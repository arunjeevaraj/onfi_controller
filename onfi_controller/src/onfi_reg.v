==> flow/design.v <==
module onfi_reg #(parameter MM_DATA_W = 32, MM_ADDR_W = 8)
(
  input mm_clk_i,                    
  input mm_rst_i,                    
  input mm_cyc_i,                    
  input mm_stb_i,                    
  input[MM_ADDR_W - 1:0] mm_addr_i,  
  input[MM_DATA_W - 1:0] mm_dat_i,   
  output[MM_DATA_W - 1:0] mm_dat_o,   
  input mm_we_i,                     
  output mm_ack_o,                   
  output mm_err_o,
  output[32-1:0] control_out
);
localparam[2:0] state_idle = 3'b000,
                state_valid = 3'b001,
                state_error = 3'b011 ;
reg[2:0] c_state;
reg[2:0] n_state;
reg[32-1:0] test_reg;
reg[32-1:0] status_reg;
reg[32-1:0] command_reg;
reg[32-1:0] test_reg_w;
reg[32-1:0] status_reg_w;
reg[32-1:0] command_reg_w;
wire valid_mm_rqst;
reg[MM_ADDR_W-1:0] addr_mm_rqst;
reg[MM_DATA_W-1:0] data_mm_rqst;
reg[MM_DATA_W-1:0] data_read;
assign valid_mm_rqst = mm_cyc_i && mm_stb_i ? 1'b1 : 0;
always @(posedge mm_clk_i) begin
  if (mm_rst_i == 1'b1)  begin 
    c_state      <= state_idle;
    test_reg     <= 32'b0;
    status_reg   <= 32'b0;
    command_reg  <= 32'b0;
  end else begin
    c_state      <= n_state;
    test_reg     <= test_reg_w;
    status_reg   <= status_reg_w;
    command_reg  <= command_reg_w;
  end
end
assign mm_ack_o = (c_state == state_valid && valid_mm_rqst)? 1'b1 : 0;
assign mm_err_o = (c_state == state_error && valid_mm_rqst)? 1'b1 : 0; 
assign mm_dat_o =  valid_mm_rqst ? data_read : 0;
assign control_out = command_reg;
always @(*) begin
     n_state = c_state;
    case(c_state)
        state_idle: begin
            n_state = valid_mm_rqst ? state_valid : state_idle;
        end
        state_valid: begin
            n_state = state_idle;
        end
        state_error: begin
            n_state = state_idle;
        end
        default: begin
            n_state = state_idle;
        end
    endcase
end
always @(*) begin
    data_read = 32'h0;
    command_reg_w = command_reg;
    test_reg_w = test_reg;
    status_reg_w = status_reg;
    addr_mm_rqst = mm_addr_i;  
    data_mm_rqst = mm_dat_i;  
    case(addr_mm_rqst)
        8'h0:
            data_read = mm_we_i ? 32'b0 : 32'hdeaddead;
        8'h4: begin
            data_read = mm_we_i ? 32'b0 : test_reg;   
            test_reg_w = (mm_we_i  && valid_mm_rqst) ? data_mm_rqst : test_reg;
        end
        8'h8: begin
            data_read = mm_we_i ? 32'b0 : status_reg;
            status_reg_w = (mm_we_i && valid_mm_rqst) ? data_mm_rqst : status_reg;
        end
        8'hc: begin
            data_read = mm_we_i ? 32'b0 : command_reg;
            command_reg_w = (mm_we_i && valid_mm_rqst) ? data_mm_rqst : command_reg;
        end
        default: begin
        end
    endcase
end
endmodule
Reports on onfi_reg
The steps from the RTL of onfi_reg to its reports follow in flow order.
Line numbers count from 1 in the design file above.
{ "design": {"top": "onfi_reg", "clk_port": "mm_clk_i", "cell_library": "sky130hd", "corner": "tt_025C_1v80"} }

After elaboration
Yosys after proc, flatten, opt, wreduce and memory -nomap, before mapping. Enables and synchronous resets that opt folds into registers are not counted as muxes. Memory bits, and registers merged into a memory's read port (data or address), are not among the register bits. Print and check cells are not counted. Equal cells are merged and count once.
{ "bits": {"romBits": 0, "mem_bits_rw": 0, "reg_bits": 99, "word_cells": 30, "clocked_rd_ports_x_width": 0, "output_inout_bits": 66, "memories": 0, "latchBits": 0} }
{ "op_classes": {"shifts": 0, "div": 0, "n_mux": 10, "bitwise": 1, "n_mul": 0, "addsub": 0, "n_cmp": 0, "reduce_and_logical": 10, "equal": 5} }
{ "op_table": {"columns": ["op", "count"], "rows": [
  ["2-to-1 mux 32 bit", 5],
  ["parallel mux 32 bit (select 4 bit)", 1],
  ["equality test 8 x 4 -> 1 bit with constant B", 2],
  ["equality test 8 x 3 -> 1 bit with constant B", 1],
  ["zero test 8 bit", 1],
  ["AND reduction 2 bit", 3],
  ["logical AND 1 bit", 4],
  ["2-to-1 mux 1 bit", 4],
  ["equality test 3 x 1 -> 1 bit with constant B", 1],
  ["equality test 3 x 2 -> 1 bit with constant B", 1],
  ["zero test 3 bit", 1],
  ["OR reduction 2 bit", 1],
  ["NOT 1 bit", 1]
]} }

Depth
Longest topological path by Yosys (ltp), each cell counted once; first at word level (registers and memories cut), then after technology mapping (sequential cells cut; the memories' decode and read muxes count).
{ "logic_depth": {"word_depth": 4, "abc_area": 0, "ltp_mapped": 5} }

Synthesis result
Yosys stat after the flow's synthesis: flattened, memories mapped to cells. It holds for the ABC_AREA given above (unset counts as 0); a run with the other value may have another netlist.
{ "types": {"columns": ["type", "count"], "rows": [
  ["sky130_fd_sc_hd__dfxtp_1", 98],
  ["sky130_fd_sc_hd__mux2i_1", 118],
  ["sky130_fd_sc_hd__nand2b_1", 129],
  ["sky130_fd_sc_hd__a211oi_1", 22],
  ["sky130_fd_sc_hd__nor2_1", 32],
  ["sky130_fd_sc_hd__mux2_2", 10],
  ["sky130_fd_sc_hd__clkbuf_1", 21],
  ["sky130_fd_sc_hd__a22oi_1", 10],
  ["sky130_fd_sc_hd__buf_6", 6],
  ["sky130_fd_sc_hd__buf_2", 10],
  ["sky130_fd_sc_hd__nand4_2", 2],
  ["sky130_fd_sc_hd__nor4_4", 1],
  ["sky130_fd_sc_hd__and3_1", 2],
  ["sky130_fd_sc_hd__and4bb_1", 1],
  ["sky130_fd_sc_hd__nor2b_1", 2],
  ["sky130_fd_sc_hd__nand3_2", 1],
  ["sky130_fd_sc_hd__buf_4", 1],
  ["sky130_fd_sc_hd__nand3b_1", 1]
]} }
Other cell types: 4; their cells: 4.
{ "synth_totals": {"stdcells": 471, "area_um2": 4749.6, "flip_flops": 98, "sequential_area_um2": 1961.9, "buffers": 38} }

Path before layout
OpenSTA on the mapped netlist: ideal clock, no wires. The path of least setup slack (recovery checks aside). Input and output delay are each 20% of the period. Register names are those of the netlist, which keeps one name where synthesis merged equal registers.
{ "synth_timing": {"path_type": "input port to output port", "start": "input mm_addr_i[0]", "end": "output mm_dat_o[10]", "required_ps": 2816, "path_delay_ps": 1062, "stages": 4, "launch_ps": 704, "t_arrival_ps": 1766, "period_ps": 3520, "path_buffers": 1, "input_delay_ps": 704, "path_slack_ps": 1050, "synth_period_reached_ps": 2470} }
"path_delay_ps" is the arrival time less input delay plus setup time.
At an output port there is no setup time.
"stages" counts driving pins, that of a launching flip-flop among them; a cell with two outputs on the path counts twice.
"synth_period_reached_ps" is the clock period less the worst setup slack; recovery checks do not enter. This is arithmetic on one report: input and output delays are still those of the set period (20% each).
Between the ends stands the longest chain of elaborated cells between them, by number of cells; it is not shown to be the way that was timed. Of several equally long chains one is given.
A line is the first line of the expression or statement that the cell stems from. Yosys adds cells for indexed reads and writes and turns some case tables into memories.
{ "synth_between": {"cell_sequence": "sky130_fd_sc_hd__nor4_4 -> sky130_fd_sc_hd__nand3b_1 -> sky130_fd_sc_hd__buf_2 -> sky130_fd_sc_hd__a211oi_1", "elab_chain_cells": 3, "cells_between": 6, "lines_between": 2, "classes_between": "3 x eq/ne; 2 x mux; 1 x reduce/logical"} }
{ "synth_rtl": {"columns": ["item", "line_no", "rtl"], "rows": [
  ["start: declaration", 7, "input[MM_ADDR_W - 1:0] mm_addr_i,"],
  ["equality test 8 x 4 -> 1 bit", 72, "case(addr_mm_rqst)"],
  ["parallel mux 32 bit (select 4 bit)", 72, null],
  ["2-to-1 mux 32 bit", 46, "assign mm_dat_o =  valid_mm_rqst ? data_read : 0;"],
  ["end: declaration", 9, "output[MM_DATA_W - 1:0] mm_dat_o,"]
]} }

Timing after layout
Path of least setup slack in the final report of flow run 1 (OpenROAD, finished layout, wires in). Where an end is a register, its clock arrival counts in the times.
The report prints the path's times to 10 ps; the period is as set.
{ "layout_timing": {"path_type": "input port to output port", "start": "input mm_addr_i[7]", "end": "output mm_dat_o[22]", "input_delay_ps": 400, "required_ps": 1620, "stages": 7, "period_ps": 2020, "t_arrival_ps": 1700, "launch_ps": 400, "path_buffers": 4, "path_slack_ps": -80} }
Between the ends stands the longest chain of elaborated cells between them, by number of cells; it is not shown to be the way that was timed. Of several equally long chains one is given.
{ "layout_between": {"cell_sequence": "sky130_fd_sc_hd__clkdlybuf4s15_2 -> sky130_fd_sc_hd__nor4_4 -> sky130_fd_sc_hd__nand3b_1 -> sky130_fd_sc_hd__buf_4 -> sky130_fd_sc_hd__buf_6 -> sky130_fd_sc_hd__nor2_1 -> sky130_fd_sc_hd__clkdlybuf4s15_1", "elab_chain_cells": 3, "cells_between": 6, "lines_between": 2, "classes_between": "3 x eq/ne; 2 x mux; 1 x reduce/logical"} }
{ "layout_rtl": {"columns": ["item", "line_no", "rtl"], "rows": [
  ["start: declaration", 7, "input[MM_ADDR_W - 1:0] mm_addr_i,"],
  ["equality test 8 x 4 -> 1 bit", 72, "case(addr_mm_rqst)"],
  ["parallel mux 32 bit (select 4 bit)", 72, null],
  ["2-to-1 mux 32 bit", 46, "assign mm_dat_o =  valid_mm_rqst ? data_read : 0;"],
  ["end: declaration", 9, "output[MM_DATA_W - 1:0] mm_dat_o,"]
]} }

Flow measurements of onfi_reg on sky130hd: 2 stored runs with different settings, listed in no order. Input and output delays are each 20% of the period that was set; the output load is 0.01 pF.
"achieved_clock_period_ps" = clock period - worst setup slack. The figure is calculated, with input and output delays left at 20% of the set period.
"worst_path_time_ps" is the time allowed to the run's worst setup path (the clock period less input and output delay, where it has them) less its slack. Clock arrival times count: a late capture clock shortens it, a late launch clock lengthens it.
"fin_power_mw": no workload was simulated; the value follows from the tool's default switching activity.
"worst_path_time_ps" is given in steps of 10 ps.
[
  {
    "run": "flow run 1",
    "settings": { "period_ns": 2.02, "SETUP_SLACK_MARGIN": -0.16, "CAP_MARGIN": 20, "CORE_MARGIN": 2, "CORE_UTILIZATION": 40, "SLEW_MARGIN": 20 },
    "results": { "ws_setup_ps": -82, "achieved_clock_period_ps": 2102, "fin_power_mw": 4.090, "final_stdcell_area_um2": 6421.2, "setupTns_ps": -931, "timing.hold.ws_ps": 437, "synthArea_um2": 4749.6, "total_die_area_um2": 12761.1, "util_frac": 0.558, "worst_path_time_ps": 1290, "path_kind": "input port to output port" }
  },
  {
    "run": "flow run 2",
    "settings": { "period_ns": 2.5, "CORE_UTILIZATION": 30, "PLACE_DENSITY_LB_ADDON": 0.14, "CORE_MARGIN": 8, "CELL_PAD_IN_SITES_GLOBAL_PLACEMENT": 2, "CELL_PAD_IN_SITES_DETAIL_PLACEMENT": 0, "CTS_CLUSTER_SIZE": 83, "CTS_CLUSTER_DIAMETER": 128, "CAP_MARGIN": 0, "SLEW_MARGIN": 30 },
    "results": { "ws_setup_ps": 59, "achieved_clock_period_ps": 2441, "fin_power_mw": 3.253, "final_stdcell_area_um2": 6522.5, "setupTns_ps": 0, "timing.hold.ws_ps": 452, "synthArea_um2": 4749.6, "total_die_area_um2": 20114.3, "util_frac": 0.417, "worst_path_time_ps": 1440, "path_kind": "input port to output port" }
  }
]
